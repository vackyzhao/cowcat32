==> flow/design.v <==
module memory_arbiter #(
    parameter IO_MAP_WIDTH = 32,
    parameter DTCM_BASE_ADDR = 32'h0000_0000,
    parameter DTCM_ADDR_END = 32'h0000_0FFF,  
    parameter GPIO_BASE_ADDR = 32'h0000_1000,
    parameter GPIO_ADDR_END = 32'h0000_1FFF,
    parameter RTC_BASE_ADDR = 32'h0000_2000,
    parameter RTC_ADDR_END = 32'h0000_2FFF
)(
    input wire clk,
    input wire rst,
    input wire [IO_MAP_WIDTH-1:0] cpu_addr,
    input wire [IO_MAP_WIDTH-1:0] cpu_wdata,
    output reg [IO_MAP_WIDTH-1:0] cpu_rdata,
    input wire cpu_rw,           
    output reg cpu_ready,        
    output reg [IO_MAP_WIDTH-1:0] dtcm_addr,
    output reg [IO_MAP_WIDTH-1:0] dtcm_wdata,
    input wire [IO_MAP_WIDTH-1:0] dtcm_rdata,
    output reg dtcm_rw,          
    input wire dtcm_ready,
    output reg [IO_MAP_WIDTH-1:0] gpio_addr,
    output reg [IO_MAP_WIDTH-1:0] gpio_wdata,
    input wire [IO_MAP_WIDTH-1:0] gpio_rdata,
    output reg gpio_rw,           
    input wire gpio_ready,
    output reg [IO_MAP_WIDTH-1:0] rtc_addr,
    output reg [IO_MAP_WIDTH-1:0] rtc_wdata,
    input wire [IO_MAP_WIDTH-1:0] rtc_rdata,
    output reg rtc_rw,            
    input wire rtc_ready
);
always @(posedge clk or posedge rst) begin
    if (rst) begin
        cpu_rdata <= {IO_MAP_WIDTH{1'b0}};
        cpu_ready <= 1'b0;
        dtcm_addr <= {IO_MAP_WIDTH{1'b0}};
        dtcm_wdata <= {IO_MAP_WIDTH{1'b0}};
        dtcm_rw <= 1'b0;
        gpio_addr <= {IO_MAP_WIDTH{1'b0}};
        gpio_wdata <= {IO_MAP_WIDTH{1'b0}};
        gpio_rw <= 1'b0;
        rtc_addr <= {IO_MAP_WIDTH{1'b0}};
        rtc_wdata <= {IO_MAP_WIDTH{1'b0}};
        rtc_rw <= 1'b0;
    end else begin
        cpu_ready <= 1'b0;
        dtcm_rw <= 1'b0;  
        gpio_rw <= 1'b0;
        rtc_rw <= 1'b0;
        if (cpu_addr >= DTCM_BASE_ADDR && cpu_addr <= DTCM_ADDR_END) begin
            dtcm_addr <= cpu_addr - DTCM_BASE_ADDR;
            if (cpu_rw) begin
                dtcm_wdata <= cpu_wdata;
                dtcm_rw <= 1'b1;   
            end
            if (dtcm_ready) begin
                cpu_rdata <= dtcm_rdata;
                cpu_ready <= 1'b1;
            end
        end else if (cpu_addr >= GPIO_BASE_ADDR && cpu_addr <= GPIO_ADDR_END) begin
            gpio_addr <= cpu_addr - GPIO_BASE_ADDR;
            if (cpu_rw) begin
                gpio_wdata <= cpu_wdata;
                gpio_rw <= 1'b1;   
            end
            if (gpio_ready) begin
                cpu_rdata <= gpio_rdata;
                cpu_ready <= 1'b1;
            end
        end else if (cpu_addr >= RTC_BASE_ADDR && cpu_addr <= RTC_ADDR_END) begin
            rtc_addr <= cpu_addr - RTC_BASE_ADDR;
            if (cpu_rw) begin
                rtc_wdata <= cpu_wdata;
                rtc_rw <= 1'b1;   
            end
            if (rtc_ready) begin
                cpu_rdata <= rtc_rdata;
                cpu_ready <= 1'b1;
            end
        end
    end
end
endmodule
### Tool chain data of memory_arbiter

Tool output for the design above, in the order of the flow.
Lines are those of the file above, counted from 1.
Operators carry their Yosys type and port widths (W data, S select, Z words).
The mark -- stands for no value.

| design | value |
|---|---|
| top | memory_arbiter |
| clock input | clk |
| cell library | sky130hd |
| library corner | tt_025C_1v80 |

### Elaborated design

Yosys after proc, flatten, opt, wreduce and memory -nomap, before mapping. Memory bits, and registers merged into a memory's read port (data or address), are not among the register bits. Print and check cells are not counted. Equal cells are merged and count once.

| operators by class | value |
|---|---|
| add/sub/neg operators | 2 |
| magnitude comparators | 6 |
| equality and inequality tests | 2 |
| mux-type cells | 19 |
| bitwise operators | 2 |
| reductions and logical operators | 11 |

Operators by type and width:

| cell | count |
|---|---|
| $mux W32 | 6 |
| $ge A32 B1 Y1 const B | 1 |
| $le A32 B12 Y1 const B | 1 |
| $sub A32 B13 Y32 const B | 1 |
| $ge A32 B13 Y1 const B | 1 |
| $le A32 B13 Y1 const B | 1 |
| $sub A32 B14 Y32 const B | 1 |
| $ge A32 B14 Y1 const B | 1 |
| $le A32 B14 Y1 const B | 1 |
| $mux W1 | 13 |
| $reduce_and A4 Y1 | 2 |
| $reduce_and A3 Y1 | 2 |
| $reduce_bool A3 Y1 | 2 |
| $reduce_and A2 Y1 | 2 |
| $logic_and A1 B1 Y1 | 3 |
| $ne A3 B3 Y1 const B | 1 |
| $not A1 Y1 | 2 |
| $ne A2 B2 Y1 const B | 1 |

| word-level totals | value |
|---|---|
| bits in registers | 228 |
| input port bits | 166 |
| output and inout bits | 228 |
| elaborated cells | 53 |

### Depth

Depth = most cells in a row (Yosys ltp): at word level without a register or memory, in the mapped netlist without a sequential cell, where the memories' decode and read muxes count.

| logic depth | value |
|---|---|
| depth after elaboration | 5 |
| ABC_AREA | 0 |
| mapped depth | 10 |
| depth with buffers taken out | 8 |

### After synthesis

Source: synth_stat.txt of the flow (Yosys; design flattened, memories mapped). It holds for the ABC_AREA given above (unset counts as 0); a run with the other value may have another netlist.
Totals and module areas in this step are rounded.

| synthesis totals | value |
|---|---|
| cell count | 671 |
| mapped area | 9244 um^2 |
| flip-flops | 228 |
| buffers | 39 |

Cells by type:

| type | count |
|---|---|
| sky130_fd_sc_hd__dfrtp_1 | 228 |
| sky130_fd_sc_hd__mux2_4 | 58 |
| sky130_fd_sc_hd__mux2_2 | 62 |
| sky130_fd_sc_hd__a22oi_1 | 32 |
| sky130_fd_sc_hd__nor2b_1 | 29 |
| sky130_fd_sc_hd__a21oi_1 | 34 |
| sky130_fd_sc_hd__o21ai_0 | 34 |
| sky130_fd_sc_hd__nand2_1 | 44 |
| sky130_fd_sc_hd__o21a_1 | 18 |
| sky130_fd_sc_hd__nor2_1 | 34 |
| sky130_fd_sc_hd__buf_12 | 6 |
| sky130_fd_sc_hd__ha_1 | 7 |
| sky130_fd_sc_hd__buf_6 | 6 |
| sky130_fd_sc_hd__and2_1 | 10 |
| sky130_fd_sc_hd__clkbuf_1 | 15 |
| sky130_fd_sc_hd__buf_2 | 10 |
| sky130_fd_sc_hd__mux2_1 | 3 |
| sky130_fd_sc_hd__and4_1 | 3 |

Not listed: further types 22, cells in them 38.

### Worst setup path after synthesis

OpenSTA on the mapped netlist: ideal clock, no wires. The path of least setup slack (recovery checks aside). Input and output delay are each 20% of the period. Register names are those of the netlist, which keeps one name where synthesis merged equal registers.

| timing path post-synthesis | value |
|---|---|
| path kind | input port to flip-flop |
| from | in cpu_addr[28] |
| to | reg gpio_wdata[0] |
| clock period | 3.68 ns |
| library setup time | 0.125 ns |
| time at the first pin | 0.736 ns |
| arrival | 2.411 ns |
| required time | 3.555 ns |
| slack | 1.143 ns |
| delay of the path | 1.800 ns |
| driving pins on the path | 8 |
| buffers on the path | 3 |
| period reached after synthesis | 2.537 ns |

"delay of the path" = arrival - input delay + setup time.
"driving pins on the path" counts driving pins, that of a launching flip-flop among them; a cell with two outputs on the path counts twice.
"period reached after synthesis" is the clock period less the worst setup slack; recovery checks do not enter. This is arithmetic on one report: input and output delays are still those of the set period (20% each).
The rows between start and end are the longest chain of elaborated cells between them; the timing report does not say that the signal goes this way. Where chains are equally long, one stands for them.
A line is the first line of the expression or statement that the cell stems from. Yosys adds cells for indexed reads and writes and turns some case tables into memories.

| between the ends, post-synthesis | value |
|---|---|
| cell sequence | sky130_fd_sc_hd__or4_4 > sky130_fd_sc_hd__nor3_4 > sky130_fd_sc_hd__and2_1 > sky130_fd_sc_hd__buf_6 > sky130_fd_sc_hd__and3_1 > sky130_fd_sc_hd__buf_6 > sky130_fd_sc_hd__buf_12 > sky130_fd_sc_hd__mux2_4 |
| length of the longest elaborated chain | 4 |
| elaborated cells between the ends (all ways) | 8 |

Ends and longest elaborated chain, post-synthesis:

| item | line | RTL |
|---|---|---|
| from (decl) | 12 | `input wire [IO_MAP_WIDTH-1:0] cpu_addr,` |
| $ge A32 B1 Y1 | 51 | `if (cpu_addr >= DTCM_BASE_ADDR && cpu_addr <= DTCM_ADDR_END) begin` |
| $logic_and A1 B1 Y1 | 51 |  |
| $not A1 Y1 | -- |  |
| $reduce_and A3 Y1 | -- |  |
| to (assign) | 41 | `gpio_wdata <= {IO_MAP_WIDTH{1'b0}};` |
| to (assign) | 64 | `gpio_wdata <= cpu_wdata;` |
| to (decl) | 23 | `output reg [IO_MAP_WIDTH-1:0] gpio_wdata,` |

### Path in the finished layout

From the final timing report of run 1: the path of least setup slack in the routed layout; clock arrival at registers is part of the times.

| timing path after layout | value |
|---|---|
| path kind | input port to flip-flop |
| from | in cpu_addr[22] |
| to | reg dtcm_wdata[8] |
| clock period | 1.63 ns |
| library setup time | 0.11 ns |
| time at the first pin | 0.33 ns |
| arrival | 2.28 ns |
| required time | 2.05 ns |
| slack | -0.23 ns |
| driving pins on the path | 10 |
| buffers on the path | 5 |

The rows between start and end are the longest chain of elaborated cells between them; the timing report does not say that the signal goes this way. Where chains are equally long, one stands for them.

| between the ends, after layout | value |
|---|---|
| cell sequence | sky130_fd_sc_hd__buf_6 > sky130_fd_sc_hd__or4_4 > sky130_fd_sc_hd__nor3_4 > sky130_fd_sc_hd__and2_4 > sky130_fd_sc_hd__buf_6 > sky130_fd_sc_hd__and3_4 > sky130_fd_sc_hd__buf_12 > sky130_fd_sc_hd__buf_6 > sky130_fd_sc_hd__buf_12 > sky130_fd_sc_hd__mux2_4 |
| length of the longest elaborated chain | 3 |
| elaborated cells between the ends (all ways) | 4 |

Ends and longest elaborated chain, after layout:

| item | line | RTL |
|---|---|---|
| from (decl) | 12 | `input wire [IO_MAP_WIDTH-1:0] cpu_addr,` |
| $ge A32 B1 Y1 | 51 | `if (cpu_addr >= DTCM_BASE_ADDR && cpu_addr <= DTCM_ADDR_END) begin` |
| $logic_and A1 B1 Y1 | 51 |  |
| $reduce_and A2 Y1 | -- |  |
| to (assign) | 38 | `dtcm_wdata <= {IO_MAP_WIDTH{1'b0}};` |
| to (assign) | 54 | `dtcm_wdata <= cpu_wdata;` |
| to (decl) | 18 | `output reg [IO_MAP_WIDTH-1:0] dtcm_wdata,` |

Design memory_arbiter on sky130hd. What follows are 2 stored runs of the flow, each under its own settings; their order means nothing. The constraints put input and output delay at 20% of the set period each and load the outputs with 0.01 pF.
"period achieved": clock period set for the run, less the worst setup slack. It is reckoned from that one timing run; input and output delays stay at 20% of the period that was set.
"critical path time" = time allowed to the worst setup path (clock period - input delay - output delay, where it has them) - its slack; a late launch clock adds to it, a late capture clock takes from it.
"power consumption": no workload was simulated; the value follows from the tool's default switching activity.
Results are given in rounded form.

#### Run 1

| setting | value |
|---|---|
| period_ns | `1.63` |
| CORE_UTILIZATION | `32` |
| SETUP_SLACK_MARGIN | `0.39` |
| PLACE_DENSITY | `0.6` |
| CORE_MARGIN | `3` |
| CELL_PAD_IN_SITES_GLOBAL_PLACEMENT | `2` |
| ABC_AREA | `0` |
| GPL_TIMING_DRIVEN | `0` |
| GPL_ROUTABILITY_DRIVEN | `1` |
| CAP_MARGIN | `20` |
| SLEW_MARGIN | `20` |

| result | value |
|---|---|
| smallest setup slack | -0.227 ns |
| total negative setup slack | -23.50 ns |
| critical path time | 1.53 ns |
| worst path kind | input port to flip-flop |
| area of the standard cells in the finished layout | 17270 um^2 |
| period achieved | 1.857 ns |
| utilization after layout | 61.3 % |
| lowest hold slack | 0.007 ns |
| post-synthesis cell area | 9244 um^2 |
| total die area | 30960 um^2 |
| power consumption | 12.48 mW |

#### Run 2

| setting | value |
|---|---|
| period_ns | `2.76` |
| SETUP_SLACK_MARGIN | `0.03` |
| CAP_MARGIN | `20` |
| CORE_MARGIN | `2` |
| CORE_UTILIZATION | `40` |
| SLEW_MARGIN | `20` |

| result | value |
|---|---|
| smallest setup slack | 0.376 ns |
| total negative setup slack | 0.000 ns |
| critical path time | 1.83 ns |
| worst path kind | input port to flip-flop |
| area of the standard cells in the finished layout | 14730 um^2 |
| period achieved | 2.384 ns |
| utilization after layout | 65.1 % |
| lowest hold slack | 0.469 ns |
| post-synthesis cell area | 9244 um^2 |
| total die area | 24340 um^2 |
| power consumption | 7.046 mW |
